==> flow/design.v <==
`timescale 1ns / 1ps
module Register
	#(parameter width=32)
(
	input clk,regWrite,
	input [4:0] addrA,addrB,addrW,
	input [width-1:0] W,calcHi,calcLo,
	output [width-1:0] A,B,ra,
	output reg [width-1:0] hi,lo
);
	reg [width-1:0] tmp [0:31];
	integer i;
	initial	begin
		for(i=0; i<32; i=i+1) tmp[i]=0;
		hi=0;
		lo=0;
	end
	always @ (posedge clk)
		if (regWrite)
		begin
			tmp[addrW]=W;
			hi=calcHi;
			lo=calcLo;
		end
	assign A=tmp[addrA];
	assign B=tmp[addrB];
	assign ra=tmp[5'd31];
endmodule
# --- Step by step through the tools: Register ---
# What the tools print for Register, step after step.
# Line numbers count from 1 in the design file above.
# Cell names lack the library's common part.
design:
  top_module: "Register"
  clock: "clk"
  lib: "sky130hd"
  corner: "tt_025C_1v80"

# --- Word level ---
# Source: Yosys, flattened and elaborated, memories not mapped. Widths are those after wreduce; folded enables and synchronous resets count as part of the registers. Registers that Yosys merges into a memory's read port (data or address) are not register bits. Print and check cells do not count. Equal cells are merged and count once.
# Yosys's memory passes give these memory sizes; they may raise the number of words (mostly to a power of two), join words into wider ones and drop unused or constant bits.
op_classes:
  muxes: 3
ops:
  columns: ["operator", "count"]
  rows:
  - ["32-bit two-way mux", 1]
  - ["5-bit two-way mux", 1]
  - ["1-bit two-way mux", 1]
word_totals:
  ramBits: 1024
  input_bits: 113
  out_inout_bits: 160
  mem_count: 1
  elab_cells: 6
  register_bits: 64
memory_table:
  columns: ["name", "words", "width", "rd", "write_ports", "line", "source"]
  rows:
  - ["tmp", 32, 32, 3, 1, 11, "reg [width-1:0] tmp [0:31];"]

# --- Logic depth ---
# Longest topological path by Yosys (ltp), each cell counted once; first at word level (registers and memories cut), then after technology mapping (sequential cells cut; the memories' decode and read muxes count).
depth:
  depth_word: 1
  ABC_AREA: 0
  mapped_depth: 8

# --- Mapped cells and area ---
# Yosys stat after the flow's synthesis: flattened, memories mapped to cells. It holds for the ABC_AREA given above (unset counts as 0); a run with the other value may have another netlist.
# The area totals of this step are shown rounded.
mapped:
  seq_area_mm2: 0.0327
  synth_area_mm2: 0.0507
  flip_flops: 1088
  n_buf: 253
  cell_count: 3450
by_type:
  columns: ["cell", "count", "type_area_um2"]
  rows:
  - ["edfxtp_1", 1088, 3.27E+04]
  - ["mux2i_1", 1024, 1.02E+04]
  - ["a22oi_1", 192, 1.44E+03]
  - ["a22o_1", 128, 1.12E+03]
  - ["nand3_1", 194, 970.931]
  - ["a21oi_1", 192, 960.922]
  - ["nand2_1", 195, 731.952]
  - ["buf_6", 45, 506.736]
  - ["a31oi_1", 64, 400.384]
  - ["buf_4", 47, 352.838]
  - ["buf_2", 70, 350.336]
  - ["nor3_1", 64, 320.307]
  - ["clkbuf_1", 83, 311.549]
  - ["nor2_1", 35, 131.376]
  - ["nand3b_1", 5, 37.536]
  - ["clkbuf_4", 4, 30.029]
  - ["or3b_2", 3, 26.275]
  - ["nand2b_1", 4, 25.024]
# Not listed: further types 5, cells in them 13.

# --- Worst setup path after synthesis ---
# Source: OpenSTA report_checks on the synthesized netlist (no wires, ideal clock, input and output delay 20% of the period each), path of least setup slack; recovery checks are left aside. Register names are those of the netlist, which keeps one name where synthesis merged equal registers.
synth_path:
  kind: "input port to flip-flop"
  from: "in addrW[1]"
  to: "mem tmp[12][0]"
  required_time_ps: 3929
  setup_time_ps: 421
  path_slack_ps: 1046
  arrival_ps: 2883
  driving_pins: 3
  delay_ps: 2434
  period_ps: 4350
  period_less_setup_slack_ps: 3304
# "delay_ps" = arrival - input delay + setup time.
# "driving_pins": output pins that drive a net of the path, with the launching flip-flop's if there is one; two outputs of one cell count as two.
# "period_less_setup_slack_ps" is the clock period less the worst setup slack; recovery checks do not enter. This is arithmetic on one report: input and output delays are still those of the set period (20% each).
# The rows between start and end are the longest chain of elaborated cells between them; the timing report does not say that the signal goes this way. Where chains are equally long, one stands for them.
# A line is the first line of the expression or statement that the cell stems from. Yosys adds cells for indexed reads and writes and turns some case tables into memories.
synth_via:
  path_cell_list: "or3b_2 -> clkbuf_1 -> nor2_1"
  elab_chain_len: 1
  cone_cells: 1
  classes_between: "mux (1)"
synth_rtl:
  columns: ["item", "line", "source"]
  rows:
  - ["from (decl)", 6, "input [4:0] addrA,addrB,addrW,"]
  - ["5-bit two-way mux", 19, "if (regWrite)"]
  - ["to (decl)", 11, "reg [width-1:0] tmp [0:31];"]

# --- Timing after layout ---
# Path of least setup slack in the final report of flow run 1 (OpenROAD, finished layout, wires in). Where an end is a register, its clock arrival counts in the times.
# The path's times are printed in steps of 10 ps; the period is the one set.
layout_path:
  kind: "input port to output port"
  from: "in addrA[3]"
  to: "out A[2]"
  period_ps: 3530
  driving_pins: 7
  required_time_ps: 2820
  arrival_ps: 2810
  path_slack_ps: 10
  out_delay_ps: 710
# The rows between start and end are the longest chain of elaborated cells between them; the timing report does not say that the signal goes this way. Where chains are equally long, one stands for them.
# The chain passes a memory read, where the word-level depth is cut; so it can be longer than that depth.
layout_via:
  path_cell_list: "clkdlybuf4s50_1 -> or2_2 -> buf_12 -> nor3_1 -> a31oi_2 -> nand3_2 -> clkdlybuf4s50_1"
  elab_chain_len: 1
  cone_cells: 1
  classes_between: "memory (1)"
layout_rtl:
  columns: ["item", "line", "source"]
  rows:
  - ["from (decl)", 6, "input [4:0] addrA,addrB,addrW,"]
  - ["memory 32 x 32 bit", 11, "reg [width-1:0] tmp [0:31];"]
  - ["to (decl)", 8, "output [width-1:0] A,B,ra,"]

# Record of 2 stored runs of the RTL-to-layout flow on Register, platform sky130hd. The runs are unordered. Constraints: input delay and output delay 20% of the set period each, output load 0.01 pF.
# "achievedPeriod_ps" means the clock period less the worst setup slack. The figure is calculated, with input and output delays left at 20% of the set period.
# By "worst_setup_path_time_ps" is meant the share of the clock period that the worst setup path is allowed (20% is reserved at inputs, 20% at outputs), minus its slack. Clock arrival times at its registers enter into it.
# "total_power_uw" rests on the timing tool's default activity at the inputs, not on a simulated workload.
# "worst_setup_path_time_ps" is known to 10 ps.
# Values from the reports are rounded here.
runs:
  - name: "flow run 1"
    settings:
      period_ns: 3.53
      CAP_MARGIN: 20
      CORE_MARGIN: 2
      CORE_UTILIZATION: 40
      SLEW_MARGIN: 20
    results:
      fin_tns_ps: 0
      setup_ws_ps: 13
      dieArea_mm2: 0.13
      layout_stdcell_area_mm2: 0.063
      holdWs_ps: 524
      util_pct: 50.1
      worst_setup_path_time_ps: 2110
      worstPathKind: "input port to output port"
      yosys.chip_area_mm2: 0.0507
      achievedPeriod_ps: 3517
      total_power_uw: 29700
  - name: "flow run 2"
    settings:
      period_ns: 2.2
      CORE_UTILIZATION: 34
      PLACE_DENSITY: 0.48
      CORE_ASPECT_RATIO: 0.5
      GPL_ROUTABILITY_DRIVEN: 1
      CTS_CLUSTER_SIZE: 96
      CTS_CLUSTER_DIAMETER: 49
      MAX_ROUTING_LAYER: "met5"
      CAP_MARGIN: 20
      CORE_MARGIN: 2
      SLEW_MARGIN: 20
    results:
      fin_tns_ps: -19600
      setup_ws_ps: -458
      dieArea_mm2: 0.152
      layout_stdcell_area_mm2: 0.0684
      holdWs_ps: 282
      util_pct: 46.1
      worst_setup_path_time_ps: 2220
      worstPathKind: "flip-flop to output port"
      yosys.chip_area_mm2: 0.0507
      achievedPeriod_ps: 2658
      total_power_uw: 49000
